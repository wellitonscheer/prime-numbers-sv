==> flow/design.v <==
module button
(
    input  logic clk,
    input  logic rst_n,
    input  logic btn_ni,
    output logic pressed_o
);
    logic btn_nr;
    always_ff @(posedge clk or negedge rst_n) begin
        if (!rst_n)
            btn_nr <= 1'b1;
        else
            btn_nr <= btn_ni;
    end
    logic btn_nr2;
    always_ff @(posedge clk or negedge rst_n) begin
        if (!rst_n)
            btn_nr2 <= 1'b1;
        else
            btn_nr2 <= btn_nr;
    end
    logic btn;
    assign btn = !btn_nr2;
    logic [21:0] counter;    
    logic btn_deb;
    always_ff @(posedge clk or negedge rst_n) begin
        if (!rst_n)
            btn_deb <= 1'b0;
        else if (counter == '0)
            btn_deb <= btn;
    end
    always_ff @(posedge clk or negedge rst_n) begin
        if (!rst_n) begin
            counter <= '0;
        end
        else begin
            if (counter != '0)
                counter <= counter - 1'b1;
            else if (btn_deb != btn)
                counter <= '1;
        end
    end
    logic btn_deb_r;
    always_ff @(posedge clk or negedge rst_n) begin
        if (!rst_n)
            btn_deb_r <= 1'b0;
        else
            btn_deb_r <= btn_deb;
    end
    always_ff @(posedge clk or negedge rst_n) begin
        if (!rst_n)
            pressed_o <= 1'b0;
        else
            pressed_o <= btn_deb && !btn_deb_r;
    end
endmodule
module rz
(
    input  logic clk,
    input  logic rst_n,
    input  logic btn_ni,
    output logic led_no
);
    logic pressed;
    button btn_m (
        .clk(clk),  
        .rst_n(rst_n),
        .btn_ni(btn_ni),
        .pressed_o(pressed)
    );
    logic q;
    toggler tgl (
        .clk(clk),
        .rst_n(rst_n),
        .toggle_i(pressed),
        .q_o(q)
    );
    assign led_no = ~q;
endmodule
module toggler
(
    input  logic clk,
    input  logic rst_n,
    input  logic toggle_i,
    output logic q_o
);
    always_ff @(posedge clk or negedge rst_n) begin
        if (!rst_n)
            q_o <= 1'b0;
        else if (toggle_i)
            q_o <= !q_o;
    end
endmodule
# Tool chain data of rz
# The steps from the RTL of rz to its reports follow in flow order.
# Line numbers count from 1 in the design file above.
# Library cell names are shortened.
# The mark - stands for no value.
[design]
top_module = "rz"
clock_port = "clk"
library = "sky130hd"
lib_corner = "tt_025C_1v80"

# Elaborated design
# Counts by Yosys on the flattened word-level netlist (proc, flatten, opt, wreduce; memories kept). Register bits leave out memories and registers merged into their read ports (data or address). Print and check cells are left out. Cells with the same type and inputs are merged into one.
[word_totals]
word_cells = 19
reg_bits = 28
output_inout_bits = 1
[classes]
mux = 2
equal = 1
reduce_and_logical = 7
bitwise = 1
add_sub_neg = 1
[ops]
columns = ["cell", "count"]
rows = [
  ["22-bit two-way mux", 2],
  ["22-bit by 1-bit subtractor with 22-bit output with constant B", 1],
  ["22-bit logical NOT", 1],
  ["22-bit nonzero test", 1],
  ["1-bit logical NOT", 3],
  ["2-bit nonzero test", 1],
  ["1-bit != test", 1],
  ["1-bit logical AND", 1],
  ["1-bit inverter", 1],
]

# Depth
# Longest topological path by Yosys (ltp), each cell counted once; first at word level (registers and memories cut), then after technology mapping (sequential cells cut; the memories' decode and read muxes count).
[logic_depth]
ltp_word = 4
ABC_AREA = 0
depth_mapped = 8
mapped_depth_nobuf = 7

# Synthesis result
# Source: synth_stat.txt of the flow (Yosys; design flattened, memories mapped). It holds for the ABC_AREA given above (unset counts as 0); a run with the other value may have another netlist.
[by_type]
columns = ["cell_type", "count", "type_area_um2"]
rows = [
  ["dfrtp_1", 26, 650.624],
  ["dfstp_2", 2, 52.55],
  ["mux2i_1", 5, 50.048],
  ["nor3_1", 10, 50.048],
  ["o31ai_1", 6, 45.043],
  ["o21ai_0", 7, 35.034],
  ["xnor2_1", 4, 35.034],
  ["nand2_1", 9, 33.782],
  ["nor2_1", 9, 33.782],
  ["a21oi_1", 6, 30.029],
  ["nor3_2", 3, 30.029],
  ["buf_2", 5, 25.024],
  ["ha_1", 2, 25.024],
  ["nor4_2", 2, 25.024],
  ["or3_1", 4, 25.024],
  ["o21bai_1", 3, 22.522],
  ["nor4_1", 3, 18.768],
  ["a211o_1", 2, 17.517],
]
# Not listed: further types 20, cells in them 29.
[mapped]
ff_cells = 28
cell_count = 137
seq_area_um2 = 703.2
buffers = 5
yosys_area_um2 = 1415.1
# The figures by module come from a second, unflattened synthesis with its own total; it is not the netlist above.
[hier_totals]
cells_unflattened = 152
area_unflattened_um2 = 1549.0
# Rows give one instance, submodules left out.
[by_module]
columns = ["mod", "mod_area_um2", "n_inst", "mod_seq_area_um2", "cells"]
rows = [
  ["button", 1511.4, 1, 678.2, 149],
  ["toggler", 33.8, 1, 25.0, 2],
  ["rz", 3.8, 1, 0.0, 1],
]

# Timing after synthesis
# OpenSTA on the mapped netlist: ideal clock, no wires. The path of least setup slack (recovery checks aside). Input and output delay are each 20% of the period. Register names are those of the netlist, which keeps one name where synthesis merged equal registers.
[synth_timing]
path_type = "register -> register"
startpoint = "reg btn_m.counter[0]"
endpoint = "reg btn_m.counter[10]"
slack_ps = 410
delay_ps = 1900
path_stages = 8
arrival_time_ps = 1805
required_time_ps = 2215
period_ps = 2310
synth_period_reached_ps = 1900
# "delay_ps" = arrival - input delay + setup time.
# "path_stages": output pins that drive a net of the path, with the launching flip-flop's if there is one; two outputs of one cell count as two.
# "synth_period_reached_ps" is the clock period less the worst setup slack; recovery checks do not enter. This is arithmetic on one report: input and output delays are still those of the set period (20% each).
# Between the ends stands the longest chain of elaborated cells between them, by number of cells; it is not shown to be the way that was timed. Of several equally long chains one is given.
# A line is the first line of the expression or statement that the cell stems from. Yosys adds cells for indexed reads and writes and turns some case tables into memories.
# A register here has more assigning lines than the two given.
[synth_between]
cell_sequence = "dfrtp_1 -> inv_1 -> ha_1 -> nor3b_1 -> nand2_1 -> or4_1 -> and2_1 -> o31ai_1"
elab_chain_len = 2
[synth_lines]
columns = ["item", "line_no", "text"]
rows = [
  ["start, declared", 24, "logic [21:0] counter;"],
  ["start, assigned", 34, "counter <= '0;"],
  ["start, assigned", 38, "counter <= counter - 1'b1;"],
  ["22-bit by 1-bit subtractor with 22-bit output", 38, ""],
  ["22-bit two-way mux", 37, "if (counter != '0)"],
  ["end, assigned", 34, ""],
  ["end, assigned", 38, ""],
  ["end, declared", 24, ""],
]

# Worst path after layout
# From the final timing report of record 1: the path of least setup slack in the routed layout; clock arrival at registers is part of the times.
# The path's times are printed in steps of 10 ps; the period is the one set.
[layout_timing]
path_type = "register -> register"
startpoint = "reg btn_m.counter[6]"
endpoint = "reg btn_m.counter[10]"
required_time_ps = 1950
period_ps = 1760
arrival_time_ps = 2320
slack_ps = -370
path_stages = 8
# Between the ends stands the longest chain of elaborated cells between them, by number of cells; it is not shown to be the way that was timed. Of several equally long chains one is given.
# A register here has more assigning lines than the two given.
[layout_between]
cell_sequence = "dfrtp_1 -> nor3_4 -> buf_4 -> buf_4 -> nand2_1 -> or4_1 -> and2_1 -> o31ai_2"
elab_chain_len = 2
[layout_lines]
columns = ["item", "line_no", "text"]
rows = [
  ["start, declared", 24, "logic [21:0] counter;"],
  ["start, assigned", 34, "counter <= '0;"],
  ["start, assigned", 38, "counter <= counter - 1'b1;"],
  ["22-bit by 1-bit subtractor with 22-bit output", 38, ""],
  ["22-bit two-way mux", 37, "if (counter != '0)"],
  ["end, assigned", 34, ""],
  ["end, assigned", 38, ""],
  ["end, declared", 24, ""],
]

## Implementation results

2 stored runs of rz in the flow (synthesis by Yosys, layout by OpenROAD, sky130hd cells), in arbitrary order. Constraints: input delay and output delay 20% of the set period each, output load 0.01 pF.
"achievedPeriod_ps" = clock period - worst setup slack. The figure is calculated, with input and output delays left at 20% of the set period.
"worst_path_ps": the worst setup path's part of the clock period (all of it between registers, 20% less for each end at a port) less its slack. A launch clock that arrives late makes it longer, a capture clock that arrives late makes it shorter.
By "power_total_mw" is meant OpenSTA's value without simulated activity: inputs other than the clock are taken to toggle once in ten clock periods, and the tool carries that through the logic.
"worst_path_ps" is given in steps of 10 ps.

# record 1
==> flow/run.sh <==
#!/bin/bash
# the make line also repeats the synthesis and layout settings of config.mk as NAME=value (left out here)
make -C /OpenROAD-flow-scripts/flow DESIGN_CONFIG=/design/flow/config.mk WORK_HOME=/design/flow/orfs CLKGATE_MAP_FILE= finish
==> flow/config.mk <==
export PLATFORM = sky130hd
export DESIGN_NAME = rz
export DESIGN_NICKNAME = rz
export VERILOG_FILES = /design/flow/design.v
export SDC_FILE = /design/flow/constraint.sdc
export NUM_CORES = 4
export LEC_CHECK = 0
export CAP_MARGIN = 20
export CELL_PAD_IN_SITES_DETAIL_PLACEMENT = 1
export CORE_ASPECT_RATIO = 1.34
export CORE_MARGIN = 10
export CORE_UTILIZATION = 35
export CTS_CLUSTER_SIZE = 73
export MIN_ROUTING_LAYER = met1
export SETUP_SLACK_MARGIN = 0.38
export SLEW_MARGIN = 25
==> flow/constraint.sdc <==
create_clock -name core_clock -period 1.76 [get_ports {clk}]
set_input_delay 0.3520 -clock core_clock [delete_from_list [all_inputs] [get_ports {clk}]]
set_output_delay 0.3520 -clock core_clock [all_outputs]
set_load 0.01 [all_outputs]

==> record 1: results <==
synthArea_um2=1415.1
die_area_um2=7013.8
layout_stdcell_area_um2=2635.0
finish.utilization_pct=68.1
final_setup_ws_ps=-369
total_negative_slack_ps=-5439
holdWs_ps=368
power_total_mw=1.098
achievedPeriod_ps=2129
worst_path_ps=2130
worst_path_kind="register -> register"

# record 2
==> flow/run.sh <==
#!/bin/bash
# the make line also repeats the synthesis and layout settings of config.mk as NAME=value (left out here)
make -C /OpenROAD-flow-scripts/flow DESIGN_CONFIG=/design/flow/config.mk WORK_HOME=/design/flow/orfs CLKGATE_MAP_FILE= finish
==> flow/config.mk <==
export PLATFORM = sky130hd
export DESIGN_NAME = rz
export DESIGN_NICKNAME = rz
export VERILOG_FILES = /design/flow/design.v
export SDC_FILE = /design/flow/constraint.sdc
export NUM_CORES = 4
export LEC_CHECK = 0
export ABC_AREA = 0
export CAP_MARGIN = 30
export CORE_ASPECT_RATIO = 1.17
export CORE_MARGIN = 2
export CORE_UTILIZATION = 32
export CTS_CLUSTER_DIAMETER = 37
export SETUP_SLACK_MARGIN = 0.36
export SLEW_MARGIN = 20
export TNS_END_PERCENT = 60
==> flow/constraint.sdc <==
create_clock -name core_clock -period 3.2 [get_ports {clk}]
set_input_delay 0.6400 -clock core_clock [delete_from_list [all_inputs] [get_ports {clk}]]
set_output_delay 0.6400 -clock core_clock [all_outputs]
set_load 0.01 [all_outputs]

==> record 2: results <==
synthArea_um2=1415.1
die_area_um2=4971.9
layout_stdcell_area_um2=1590.3
finish.utilization_pct=36.8
final_setup_ws_ps=971
total_negative_slack_ps=0
holdWs_ps=361
power_total_mw=0.6436
achievedPeriod_ps=2229
worst_path_ps=2230
worst_path_kind="register -> register"
